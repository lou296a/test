==> flow/design.v <==
module main (
	clk,
	v_JMP_11_out0,
	v_JMIN_15_out0,
	v_STALL_DUAL_CORE_30_out0,
	v_JEQZ_41_out0,
	v_JMI_43_out0,
	v_STORE_WEN_48_out0,
	v_JUMPADRESS_55_out0,
	v_EXEC1_57_out0,
	v_WEN_RAM_59_out0,
	v_JEQ_63_out0,
	v_STP_67_out0,
	v_BYTE_READY_70_out0,
	v_PC_COUNTER_NEXT_58_out0,
	v_REGISTER_7_out0);
input clk;
input  [11:0] v_JUMPADRESS_55_out0;
input v_BYTE_READY_70_out0;
input v_EXEC1_57_out0;
input v_JEQZ_41_out0;
input v_JEQ_63_out0;
input v_JMIN_15_out0;
input v_JMI_43_out0;
input v_JMP_11_out0;
input v_STALL_DUAL_CORE_30_out0;
input v_STORE_WEN_48_out0;
input v_STP_67_out0;
input v_WEN_RAM_59_out0;
output  [11:0] v_PC_COUNTER_NEXT_58_out0;
output  [11:0] v_REGISTER_7_out0;
reg  [11:0] v_REG1_10_out0 = 12'h0;
reg v_FF1_0_out0 = 1'b0;
wire  [10:0] v_C_17_out0;
wire  [10:0] v__50_out0;
wire  [11:0] v_A1_56_out0;
wire  [11:0] v_ADDER_IN_77_out0;
wire  [11:0] v_A_75_out0;
wire  [11:0] v_C1_28_out0;
wire  [11:0] v_JUMPADRESS_51_out0;
wire  [11:0] v_MUX1_73_out0;
wire  [11:0] v_MUX3_65_out0;
wire  [11:0] v_MUX4_35_out0;
wire  [11:0] v_MUX5_76_out0;
wire  [11:0] v__66_out0;
wire  [11:0] v__74_out0;
wire  [1:0] v__16_out0;
wire  [2:0] v__26_out0;
wire  [3:0] v__40_out0;
wire  [4:0] v__54_out0;
wire  [5:0] v__4_out0;
wire  [6:0] v__3_out0;
wire  [7:0] v__62_out0;
wire  [8:0] v__37_out0;
wire  [9:0] v__33_out0;
wire v_A1_56_out1;
wire v_BYTE_READY_38_out0;
wire v_COUT_2_out0;
wire v_EXEC1_72_out0;
wire v_G10_32_out0;
wire v_G11_29_out0;
wire v_G11_82_out0;
wire v_G12_49_out0;
wire v_G14_14_out0;
wire v_G15_18_out0;
wire v_G19_64_out0;
wire v_G1_68_out0;
wire v_G20_12_out0;
wire v_G21_34_out0;
wire v_G22_20_out0;
wire v_G2_44_out0;
wire v_G2_84_out0;
wire v_G3_31_out0;
wire v_G3_46_out0;
wire v_G4_53_out0;
wire v_G4_80_out0;
wire v_G5_69_out0;
wire v_G5_8_out0;
wire v_G6_27_out0;
wire v_G7_52_out0;
wire v_G8_22_out0;
wire v_G9_25_out0;
wire v_JUMP_23_out0;
wire v_STP_78_out0;
wire v_SUB_39_out0;
wire v__19_out0;
wire v__1_out0;
wire v__21_out0;
wire v__24_out0;
wire v__42_out0;
wire v__45_out0;
wire v__5_out0;
wire v__6_out0;
wire v__79_out0;
wire v__81_out0;
wire v__83_out0;
wire v__9_out0;
always @(posedge clk) v_FF1_0_out0 <= v_BYTE_READY_38_out0;
always @(posedge clk) v_REG1_10_out0 <= v_G19_64_out0 ? v_MUX4_35_out0 : v_REG1_10_out0;
assign v_C1_28_out0 = 12'h7f4;
assign v_C_17_out0 = 11'h0;
assign v_G21_34_out0 = ! v_WEN_RAM_59_out0;
assign v_BYTE_READY_38_out0 = v_BYTE_READY_70_out0;
assign v_JUMPADRESS_51_out0 = v_JUMPADRESS_55_out0;
assign v_G4_53_out0 = v_JEQZ_41_out0 && v_JEQ_63_out0;
assign v__66_out0 = { v_STALL_DUAL_CORE_30_out0,v_C_17_out0 };
assign v_G5_69_out0 = v_JMIN_15_out0 && v_JMI_43_out0;
assign v_EXEC1_72_out0 = v_EXEC1_57_out0;
assign v_STP_78_out0 = v_STP_67_out0;
assign v_G20_12_out0 = v_EXEC1_72_out0 && v_G21_34_out0;
assign v_G15_18_out0 = !(v_EXEC1_72_out0 || v_FF1_0_out0);
assign v_G19_64_out0 = ! v_STP_78_out0;
assign v_A_75_out0 = v__66_out0;
assign v_G2_84_out0 = v_JMP_11_out0 || v_G5_69_out0;
assign v__1_out0 = v_A_75_out0[10:10];
assign v__5_out0 = v_A_75_out0[7:7];
assign v__6_out0 = v_A_75_out0[3:3];
assign v__9_out0 = v_A_75_out0[2:2];
assign v__19_out0 = v_A_75_out0[11:11];
assign v__21_out0 = v_A_75_out0[5:5];
assign v__24_out0 = v_A_75_out0[8:8];
assign v__42_out0 = v_A_75_out0[1:1];
assign v__45_out0 = v_A_75_out0[4:4];
assign v_G3_46_out0 = v_G2_84_out0 || v_G4_53_out0;
assign v__79_out0 = v_A_75_out0[9:9];
assign v__81_out0 = v_A_75_out0[6:6];
assign v_G11_82_out0 = v_G20_12_out0 || v_STP_78_out0;
assign v__83_out0 = v_A_75_out0[0:0];
assign v_G22_20_out0 = v_G11_82_out0 && v_STALL_DUAL_CORE_30_out0;
assign v_JUMP_23_out0 = v_G3_46_out0;
assign v_G14_14_out0 = v_G15_18_out0 && v_JUMP_23_out0;
assign v_SUB_39_out0 = v_G22_20_out0;
assign v_G5_8_out0 = ((v__45_out0 && !v_SUB_39_out0) || (!v__45_out0) && v_SUB_39_out0);
assign v_G8_22_out0 = ((v__5_out0 && !v_SUB_39_out0) || (!v__5_out0) && v_SUB_39_out0);
assign v_G9_25_out0 = ((v__24_out0 && !v_SUB_39_out0) || (!v__24_out0) && v_SUB_39_out0);
assign v_G6_27_out0 = ((v__21_out0 && !v_SUB_39_out0) || (!v__21_out0) && v_SUB_39_out0);
assign v_G11_29_out0 = ((v__1_out0 && !v_SUB_39_out0) || (!v__1_out0) && v_SUB_39_out0);
assign v_G3_31_out0 = ((v__9_out0 && !v_SUB_39_out0) || (!v__9_out0) && v_SUB_39_out0);
assign v_G10_32_out0 = ((v__79_out0 && !v_SUB_39_out0) || (!v__79_out0) && v_SUB_39_out0);
assign v_G2_44_out0 = ((v__42_out0 && !v_SUB_39_out0) || (!v__42_out0) && v_SUB_39_out0);
assign v_G12_49_out0 = ((v__19_out0 && !v_SUB_39_out0) || (!v__19_out0) && v_SUB_39_out0);
assign v_G7_52_out0 = ((v__81_out0 && !v_SUB_39_out0) || (!v__81_out0) && v_SUB_39_out0);
assign v_G1_68_out0 = ((v__83_out0 && !v_SUB_39_out0) || (!v__83_out0) && v_SUB_39_out0);
assign v_MUX1_73_out0 = v_G14_14_out0 ? v_JUMPADRESS_51_out0 : v_REG1_10_out0;
assign v_G4_80_out0 = ((v__6_out0 && !v_SUB_39_out0) || (!v__6_out0) && v_SUB_39_out0);
assign v__16_out0 = { v_G1_68_out0,v_G2_44_out0 };
assign v__26_out0 = { v__16_out0,v_G3_31_out0 };
assign v__40_out0 = { v__26_out0,v_G4_80_out0 };
assign v__54_out0 = { v__40_out0,v_G5_8_out0 };
assign v__4_out0 = { v__54_out0,v_G6_27_out0 };
assign v__3_out0 = { v__4_out0,v_G7_52_out0 };
assign v__62_out0 = { v__3_out0,v_G8_22_out0 };
assign v__37_out0 = { v__62_out0,v_G9_25_out0 };
assign v__33_out0 = { v__37_out0,v_G10_32_out0 };
assign v__50_out0 = { v__33_out0,v_G11_29_out0 };
assign v__74_out0 = { v__50_out0,v_G12_49_out0 };
assign v_ADDER_IN_77_out0 = v__74_out0;
assign {v_A1_56_out1,v_A1_56_out0 } = v_MUX1_73_out0 + v_ADDER_IN_77_out0 + v_G22_20_out0;
assign v_COUT_2_out0 = v_A1_56_out1;
assign v_MUX3_65_out0 = v_STP_78_out0 ? v_A1_56_out0 : v_MUX1_73_out0;
assign v_MUX5_76_out0 = v_STORE_WEN_48_out0 ? v_REG1_10_out0 : v_A1_56_out0;
assign v_MUX4_35_out0 = v_BYTE_READY_38_out0 ? v_C1_28_out0 : v_MUX5_76_out0;
assign v_PC_COUNTER_NEXT_58_out0 = v_MUX3_65_out0;
assign v_REGISTER_7_out0 = v_MUX4_35_out0;
endmodule
# == From RTL to reports: main ==
# What the tools print for main, step after step.
# Line numbers count from 1 in the design file above.
# Cell names lack the library's common part.
# A cell with -- has no value.
# setup
top,main
clk_port,clk
library,sky130hd
pvt_corner,tt_025C_1v80

# == Word level ==
# Counts by Yosys on the flattened word-level netlist (proc, flatten, opt, wreduce; memories kept). Register bits leave out memories and registers merged into their read ports (data or address); mux counts leave out enables and synchronous resets folded into registers. Print and check cells are left out. Cells with the same type and inputs are merged into one.
# word_totals
regBits,13
word_cells,24
inputBits,24
out_inout_bits,24
# op_classes
muxes,4
n_reduce_logical,16
n_addsub,2
# ops
operator,n
12-bit 2-to-1 mux,4
12-bit by 1-bit adder with 12-bit output,1
12-bit adder,1
1-bit logical AND,7
1-bit logical OR,5
1-bit logical NOT,4

# == Logic depth ==
# Yosys ltp: most cells in a row. Word level: on the elaborated netlist, between registers, memories and ports. Mapped: between sequential cells and ports; inverters and the memories' decode and read muxes count.
# logic_depth
word_depth,11
ABC_AREA,0
ltp_mapped,13
mapped_depth_nobuf,12

# == Mapped cells and area ==
# Yosys stat after the flow's synthesis: flattened, memories mapped to cells. It holds for the ABC_AREA given above (unset counts as 0); a run with the other value may have another netlist.
# The area totals of this step are shown rounded.
# synth_totals
stdcells,155
sequential_area_um2,380
n_buf,6
synth_area_um2,1400
flip_flops,13
# by_type
cell_type,n,area_total_um2
edfxtp_1,12,360.346
ha_1,11,137.632
mux2_2,12,135.13
a21oi_1,22,110.106
nor2_1,17,63.811
xnor2_1,6,52.55
xor2_1,6,52.55
nand2_1,12,45.043
a211o_1,4,35.034
inv_1,9,33.782
mux2i_1,3,30.029
mux4_1,1,26.275
o21ai_0,5,25.024
dfxtp_1,1,20.019
fa_1,1,20.019
clkbuf_1,5,18.768
nand2b_1,3,18.768
o21ai_2,2,17.517
# Other cell types: 20; their cells: 23.

# == Timing after synthesis ==
# Path of least setup slack by OpenSTA after synthesis, without wires, with an ideal clock, recovery checks aside; 20% of the period is set as input and as output delay. Where synthesis merged equal registers, the netlist keeps one of their names.
# synth_path
kind,input -> output
startpoint,input port v_STP_67_out0
endpoint,output port v_REGISTER_7_out0[10]
n_path_buf,1
input_delay_ps,1424
path_stages,11
t_first_pin_ps,1424
path_delay_ps,3343
out_delay_ps,1424
path_slack_ps,929
t_arrival_ps,4767
tclk_ps,7120
required_ps,5696
synth_period_reached_ps,6191
# "path_delay_ps" = arrival - input delay + setup time.
# At an output port there is no setup time.
# "path_stages": output pins that drive a net of the path, with the launching flip-flop's if there is one; two outputs of one cell count as two.
# "synth_period_reached_ps" is the clock period less the worst setup slack; recovery checks do not enter. This is arithmetic on one report: input and output delays are still those of the set period (20% each).
# Between the ends stands the longest chain of elaborated cells between them, by number of cells; it is not shown to be the way that was timed. Of several equally long chains one is given.
# Each line given opens the expression or statement behind the cell; cells for indexed reads and writes are added by Yosys, which also makes memories of some case tables.
# synth_via
cell_sequence,clkbuf_1 inv_1 a21oi_1 ha_1 a21o_1 a21oi_1 o21bai_1 a2111oi_0 o311ai_0 xnor2_1 o21ai_0
elab_chain_cells,9
cone_cells,10
cone_classes,add/sub (2); mux (2); reduce/logical (6)
# synth_rtl
item,line_no,rtl
from (decl),28,input v_STP_67_out0;
1-bit logical OR,127,assign v_G11_82_out0 = v_G20_12_out0 || v_STP_78_out0;
1-bit logical AND,129,assign v_G22_20_out0 = v_G11_82_out0 && v_STALL_DUAL_CORE_30_out0;
1-bit logical NOT,141,assign v_G12_49_out0 = ((v__19_out0 && !v_SUB_39_out0) || (!v__19_out0) && v_SUB_39_out0);
1-bit logical AND,141,
1-bit logical OR,141,
12-bit adder,158,"assign {v_A1_56_out1,v_A1_56_out0 } = v_MUX1_73_out0 + v_ADDER_IN_77_out0 + v_G22_20_out0;"
12-bit by 1-bit adder with 12-bit output,158,
12-bit 2-to-1 mux,161,assign v_MUX5_76_out0 = v_STORE_WEN_48_out0 ? v_REG1_10_out0 : v_A1_56_out0;
12-bit 2-to-1 mux,162,assign v_MUX4_35_out0 = v_BYTE_READY_38_out0 ? v_C1_28_out0 : v_MUX5_76_out0;
to (decl),31,output  [11:0] v_REGISTER_7_out0;

# == Timing after layout ==
# From the final timing report of run 1: the path of least setup slack in the routed layout; clock arrival at registers is part of the times.
# The report prints the path's times to 10 ps; the period is as set.
# layout_path
kind,input -> output
startpoint,input port v_JEQZ_41_out0
endpoint,output port v_REGISTER_7_out0[10]
input_delay_ps,930
out_delay_ps,930
n_path_buf,5
required_ps,3720
path_stages,16
t_arrival_ps,3890
path_slack_ps,-170
tclk_ps,4650
t_first_pin_ps,930
# Between the ends stands the longest chain of elaborated cells between them, by number of cells; it is not shown to be the way that was timed. Of several equally long chains one is given.
# layout_via
cell_sequence,buf_6 a221oi_4 nor3_4 buf_12 mux2_4 ha_4 a21o_1 a21oi_2 o21bai_2 a2111oi_4 buf_4 o311ai_4 xnor2_1 buf_4 o21ai_2 buf_2
elab_chain_cells,8
cone_cells,8
cone_lines,7
cone_classes,add/sub (2); mux (3); reduce/logical (3)
# layout_rtl
item,line_no,rtl
from (decl),21,input v_JEQZ_41_out0;
1-bit logical AND,105,assign v_G4_53_out0 = v_JEQZ_41_out0 && v_JEQ_63_out0;
1-bit logical OR,124,assign v_G3_46_out0 = v_G2_84_out0 || v_G4_53_out0;
1-bit logical AND,131,assign v_G14_14_out0 = v_G15_18_out0 && v_JUMP_23_out0;
12-bit 2-to-1 mux,144,assign v_MUX1_73_out0 = v_G14_14_out0 ? v_JUMPADRESS_51_out0 : v_REG1_10_out0;
12-bit adder,158,"assign {v_A1_56_out1,v_A1_56_out0 } = v_MUX1_73_out0 + v_ADDER_IN_77_out0 + v_G22_20_out0;"
12-bit by 1-bit adder with 12-bit output,158,
12-bit 2-to-1 mux,161,assign v_MUX5_76_out0 = v_STORE_WEN_48_out0 ? v_REG1_10_out0 : v_A1_56_out0;
12-bit 2-to-1 mux,162,assign v_MUX4_35_out0 = v_BYTE_READY_38_out0 ? v_C1_28_out0 : v_MUX5_76_out0;
to (decl),31,output  [11:0] v_REGISTER_7_out0;

Subject: flow runs of main

Hi,

2 stored runs of main in the flow (synthesis by Yosys, layout by OpenROAD, sky130hd cells), in arbitrary order. Constraints: input delay and output delay 20% of the set period each, output load 0.01 pF.
"clock_period_reached_ps": clock period set for the run, less the worst setup slack. It is reckoned from that one timing run; input and output delays stay at 20% of the period that was set.
"worstPathTime_ps": the worst setup path's part of the clock period (all of it between registers, 20% less for each end at a port) less its slack. A launch clock that arrives late makes it longer, a capture clock that arrives late makes it shorter.
By "power_mw" is meant OpenSTA's value without simulated activity: inputs other than the clock are taken to toggle once in ten clock periods, and the tool carries that through the logic.
"worstPathTime_ps" is known to 10 ps.
Measured values are rounded.

Run 1, flow files:
==> flow/run.sh <==
#!/bin/bash
# the make line also repeats the synthesis and layout settings of config.mk as NAME=value (left out here)
make -C /OpenROAD-flow-scripts/flow DESIGN_CONFIG=/design/flow/config.mk WORK_HOME=/design/flow/orfs CLKGATE_MAP_FILE= finish
==> flow/config.mk <==
export PLATFORM = sky130hd
export DESIGN_NAME = main
export DESIGN_NICKNAME = main
export VERILOG_FILES = /design/flow/design.v
export SDC_FILE = /design/flow/constraint.sdc
export NUM_CORES = 4
export LEC_CHECK = 0
export CAP_MARGIN = 20
export CORE_ASPECT_RATIO = 1.17
export CORE_MARGIN = 2
export CORE_UTILIZATION = 16
export CTS_CLUSTER_DIAMETER = 167
export CTS_CLUSTER_SIZE = 83
export MAX_ROUTING_LAYER = met5
export PLACE_DENSITY = 0.92
export SETUP_SLACK_MARGIN = 0.46
export SLEW_MARGIN = 20
==> flow/constraint.sdc <==
create_clock -name core_clock -period 4.65 [get_ports {clk}]
set_input_delay 0.9300 -clock core_clock [delete_from_list [all_inputs] [get_ports {clk}]]
set_output_delay 0.9300 -clock core_clock [all_outputs]
set_load 0.01 [all_outputs]

==> results of run 1, as CSV <==
result,value
clock_period_reached_ps,4822
setupTns_ps,-810
power_mw,0.71
worstPathTime_ps,2960
timing.worst_path_kind,"input -> output"
yosys_chip_area_um2,1400
dieArea_um2,9400
cell_area_final_um2,2700
worst_hold_slack_ps,590
fin_util_pct,32
fin_ws_ps,-170

Run 2, flow files:
==> flow/run.sh <==
#!/bin/bash
# the make line also repeats the synthesis and layout settings of config.mk as NAME=value (left out here)
make -C /OpenROAD-flow-scripts/flow DESIGN_CONFIG=/design/flow/config.mk WORK_HOME=/design/flow/orfs CLKGATE_MAP_FILE= finish
==> flow/config.mk <==
export PLATFORM = sky130hd
export DESIGN_NAME = main
export DESIGN_NICKNAME = main
export VERILOG_FILES = /design/flow/design.v
export SDC_FILE = /design/flow/constraint.sdc
export NUM_CORES = 4
export LEC_CHECK = 0
export ABC_AREA = 1
export CAP_MARGIN = 0
export CELL_PAD_IN_SITES_DETAIL_PLACEMENT = 0
export CORE_ASPECT_RATIO = 1.73
export CORE_MARGIN = 2
export CORE_UTILIZATION = 69
export GPL_ROUTABILITY_DRIVEN = 0
export PLACE_DENSITY_LB_ADDON = 0.0
export SLEW_MARGIN = 20
==> flow/constraint.sdc <==
create_clock -name core_clock -period 9.25 [get_ports {clk}]
set_input_delay 1.8500 -clock core_clock [delete_from_list [all_inputs] [get_ports {clk}]]
set_output_delay 1.8500 -clock core_clock [all_outputs]
set_load 0.01 [all_outputs]

Run 2: incomplete, placement halted on FLW-0024

Regards
